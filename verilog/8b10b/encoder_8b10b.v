==> flow/design.v <==
module encoder_8b10b (
    clk,
    rst,
    kin_ena,		 
    ein_ena,		 
    ein_dat,		 
    ein_rd,			 
    eout_val,		 
    eout_dat,		 
    eout_rdcomb,	 
    eout_rdreg		 
);
input       clk;
input       rst;
input       kin_ena;
input       ein_ena;
input [7:0] ein_dat;
input       ein_rd;
output      eout_val;
output[9:0] eout_dat;
output      eout_rdcomb;
output      eout_rdreg;
wire        ein_rd;
wire        ein_ena;
wire  [7:0] ein_dat;
reg         eout_val;
reg   [9:0] eout_dat;
wire A = ein_dat[0];
wire B = ein_dat[1];
wire C = ein_dat[2];
wire D = ein_dat[3];
wire E = ein_dat[4];
wire F = ein_dat[5];
wire G = ein_dat[6];
wire H = ein_dat[7];
wire K = kin_ena;
reg  rd1_part  ;
reg rd1;
reg  eout_rdcomb;
reg  eout_rdreg;
reg SorK;
reg  a,b,c,d,e,f,g,h,i,j;
	wire L04 = (!A & !B & !C & !D);
	wire L13 = (!A & !B & !C & D) | (!A & !B & C & !D) | (!A & B & !C & !D) | (A & !B & !C & !D);
	wire L22 = (!A & !B & C & D) | (!A & B & C & !D) | (A & B & !C & !D) | (A & !B & C & !D) | (A & !B & !C & D)  | (!A & B & !C & D);
	wire L31 = (A & B & C & !D) | (A & B & !C & D) | (A & !B & C & D) | (!A & B & C & D);
	wire L40 = (A & B & C & D);
	wire disp0 = (!L22 & !L31 & !E);	
	wire disp1 = (L31 & !D & !E);		
	wire disp2 = (L13 &  D &  E);
	wire disp3 = (!L22 & !L13 &  E);
	wire invert_ai = !(ein_rd ? (disp3 | disp1 | K) : (disp0 | disp2));
	always @(*)
	begin
		a = !A ^ invert_ai;
		b = ((L04) ? 0 : (L40) ? 1 :!B) ^ invert_ai;
		c = ((L04) ? 0 : (L13 & D & E) ? 0 : !C)  ^ invert_ai;
		d = ((L40) ? 1 : !D) ^ invert_ai;
		e = ((L13 & !E) ? 0 : (L13 & D & E) ? 1 : !E) ^ invert_ai;
		i = ((L22 & !E) ? 0 : (L04 & E) ? 0 : (L13 & !D & E) ? 0 :
			(L40 & E) ? 0 : (L22 & K) ? 0 : 1) ^ invert_ai;
		rd1_part = (disp0 | disp2 | disp3);
		rd1 = (rd1_part | K) ^ ein_rd;
	end
	always @(*)
	begin
		SorK = ( e &  i & !rd1) | (!e & !i & rd1) | K;
	end
	wire disp4 = (!F & !G);
	wire disp5 = (F & G);
	wire disp6 = ((F ^ G) & K);
	wire invert_fj = !(rd1 ? disp5 : (disp4 | disp6));
	always @(*)
	begin
		f = ((F & G & H & (SorK)) ? 1 : !F) ^ invert_fj;
		g = ((!F & !G & !H) ? 0 : !G) ^ invert_fj; 
		h = (!H) ^ invert_fj;
		j = (((F ^ G) & !H) ? 0 : (F & G & H & (SorK)) ? 0 : 1) ^ invert_fj;
		eout_rdcomb = (disp4 | (F & G & H)) ^ rd1;
	end
always @(posedge clk or negedge rst)
begin
    if (!rst)
    begin
        eout_rdreg <= 0;
        eout_val <= 0;
        eout_dat <= 0;
    end
    else
    begin
        eout_val <= 0;
       if (ein_ena | kin_ena)
        begin
            eout_rdreg <= eout_rdcomb;
            eout_val <=  ein_ena | kin_ena;
            eout_dat <= {j,h,g,f,i,e,d,c,b,a};
        end
    end
end
endmodule
## Reports on encoder_8b10b

Tool output for the design above, in the order of the flow.
Lines are those of the file above, counted from 1.
Operators carry their Yosys type and port widths (W data, S select, Z words).
Not given: --

| set-up | value |
|---|---|
| design top | encoder_8b10b |
| clock port | clk |
| library | sky130hd |
| corner | tt_025C_1v80 |

## Word-level counts

Source: Yosys, flattened and elaborated, memories not mapped. Widths are those after wreduce; folded enables and synchronous resets count as part of the registers. Registers that Yosys merges into a memory's read port (data or address) are not register bits. Print and check cells do not count.

| word-level totals | value |
|---|---|
| flip-flop bits (word level) | 12 |
| bits of input ports | 13 |

| cells by class | value |
|---|---|
| muxes and demuxes | 19 |
| bitwise operators | 88 |
| reductions and logical operators | 22 |

Operators by type and width:

| cell | number |
|---|---|
| $and A1 B1 Y1 | 54 |
| $logic_not A1 Y1 | 22 |
| $or A1 B1 Y1 | 21 |
| $mux W1 | 19 |
| $xor A1 B1 Y1 | 13 |

## Depth

Depth = most cells in a row (Yosys ltp): at word level without a register or memory, in the mapped netlist without a sequential cell, where the memories' decode and read muxes count.

| depth | value |
|---|---|
| word-level depth | 26 |
| ABC_AREA | 0 |
| gate-level depth with buffers | 10 |
| mapped depth without buffers | 8 |

## Mapped cells and area

Source: synth_stat.txt of the flow (Yosys; design flattened, memories mapped). It holds for the ABC_AREA given above (unset counts as 0); a run with the other value may have another netlist.
Totals and module areas in this step are rounded.

| mapped netlist | value |
|---|---|
| mapped cells | 133 |
| mapped area | 1,070 um^2 |
| sequential part of the area | 300 um^2 |
| flip-flops | 12 |
| buffer cells | 8 |

Cells by type:

| type | number | total area (um^2) |
|---|---|---|
| sky130_fd_sc_hd__dfrtp_1 | 12 | 300.288 |
| sky130_fd_sc_hd__nand2_1 | 21 | 78.826 |
| sky130_fd_sc_hd__xnor2_1 | 9 | 78.826 |
| sky130_fd_sc_hd__o21ai_0 | 11 | 55.053 |
| sky130_fd_sc_hd__a21oi_1 | 8 | 40.038 |
| sky130_fd_sc_hd__xor2_1 | 4 | 35.034 |
| sky130_fd_sc_hd__buf_6 | 3 | 33.782 |
| sky130_fd_sc_hd__inv_1 | 9 | 33.782 |
| sky130_fd_sc_hd__nor2_1 | 9 | 33.782 |
| sky130_fd_sc_hd__a32oi_4 | 1 | 27.526 |
| sky130_fd_sc_hd__ha_1 | 2 | 25.024 |
| sky130_fd_sc_hd__nand3_1 | 4 | 20.019 |
| sky130_fd_sc_hd__nand2b_1 | 3 | 18.768 |
| sky130_fd_sc_hd__a2bb2oi_1 | 2 | 17.517 |
| sky130_fd_sc_hd__o2111ai_1 | 2 | 17.517 |
| sky130_fd_sc_hd__a2111oi_2 | 1 | 15.014 |
| sky130_fd_sc_hd__a311oi_2 | 1 | 15.014 |
| sky130_fd_sc_hd__buf_4 | 2 | 15.014 |

Not listed: further types 23, cells in them 29.

## Worst setup path after synthesis

Source: OpenSTA report_checks on the synthesized netlist (no wires, ideal clock, input and output delay 20% of the period each), path of least setup slack; recovery checks are left aside. Register names are those of the netlist, which keeps one name where synthesis merged equal registers.

| timing after synthesis | value |
|---|---|
| path type | input-to-output |
| start | input port ein_dat[1] |
| end | output port eout_rdcomb |
| period | 2.9 ns |
| input delay | 0.580 ns |
| time at the first pin | 0.580 ns |
| arrival | 1.836 ns |
| setup slack | 0.484 ns |
| path delay | 1.256 ns |
| stages | 6 |
| path buffers | 1 |
| period reached after synthesis | 2.416 ns |

"path delay" = arrival - input delay + setup time.
At an output port there is no setup time.
"stages": output pins that drive a net of the path, with the launching flip-flop's if there is one; two outputs of one cell count as two.
"period reached after synthesis" is the clock period less the worst setup slack; recovery checks do not enter. This is arithmetic on one report: input and output delays are still those of the set period (20% each).
Between the ends stands the longest chain of elaborated cells between them, by number of cells; it is not shown to be the way that was timed. Of several equally long chains one is given.
A line is the first line of the expression or statement that the cell stems from. Yosys adds cells for indexed reads and writes and turns some case tables into memories.

| between the ends, after synthesis | value |
|---|---|
| cell sequence | sky130_fd_sc_hd__buf_6 sky130_fd_sc_hd__maj3_2 sky130_fd_sc_hd__o2111ai_1 sky130_fd_sc_hd__o21a_1 sky130_fd_sc_hd__nor2_1 sky130_fd_sc_hd__xnor2_1 |
| cells in the longest elaborated chain | 17 |
| elaborated cells between the ends (all ways) | 52 |
| those cells by class | logic: 48; reduce/logical: 4 |

RTL lines, path after synthesis:

| element | RTL line | source |
|---|---|---|
| start, declared | 17 | `input [7:0] ein_dat;` |
| $logic_not A1 Y1 | 45 | `wire L22 = (!A & !B & C & D) \| (!A & B & C & !D) \| (A & B & !C & !D) \| (A & !B & C & !D) \| (A & !B & !C & D) \| ...` |
| $and A1 B1 Y1 x3 | 45 |  |
| $or A1 B1 Y1 x5 | 45 |  |
| $logic_not A1 Y1 | 48 | `wire disp0 = (!L22 & !L31 & !E);` |
| $and A1 B1 Y1 x2 | 48 |  |
| $or A1 B1 Y1 x2 | 62 | `rd1_part = (disp0 \| disp2 \| disp3);` |
| $or A1 B1 Y1 | 63 | `rd1 = (rd1_part \| K) ^ ein_rd;` |
| $xor A1 B1 Y1 | 63 |  |
| $xor A1 B1 Y1 | 79 | `eout_rdcomb = (disp4 \| (F & G & H)) ^ rd1;` |
| end, declared | 21 | `output      eout_rdcomb;` |

encoder_8b10b through Yosys and OpenROAD on sky130hd: 2 stored runs, unordered, with their settings. The constraints put input and output delay at 20% of the set period each and load the outputs with 0.01 pF.
A setting shown as - is not set for that run.

| stored run | period_ns | CORE_UTILIZATION | SETUP_SLACK_MARGIN | PLACE_DENSITY_LB_ADDON | CORE_ASPECT_RATIO | CORE_MARGIN | CTS_CLUSTER_SIZE | MAX_ROUTING_LAYER | CAP_MARGIN | SLEW_MARGIN | MIN_ROUTING_LAYER |
|---|---|---|---|---|---|---|---|---|---|---|---|
| run 1 | 2.04 | 53 | 0.52 | 0.13 | 0.85 | 10 | 46 | met4 | 20 | 20 | - |
| run 2 | 1.51 | 66 | -0.13 | 0.28 | 0.65 | 2 | 73 | met4 | 20 | 20 | met1 |

Run 1: stopped before the end: clock tree synthesis reported DPL-0033
Run 2: stopped before the end: placement reported DPL-0038
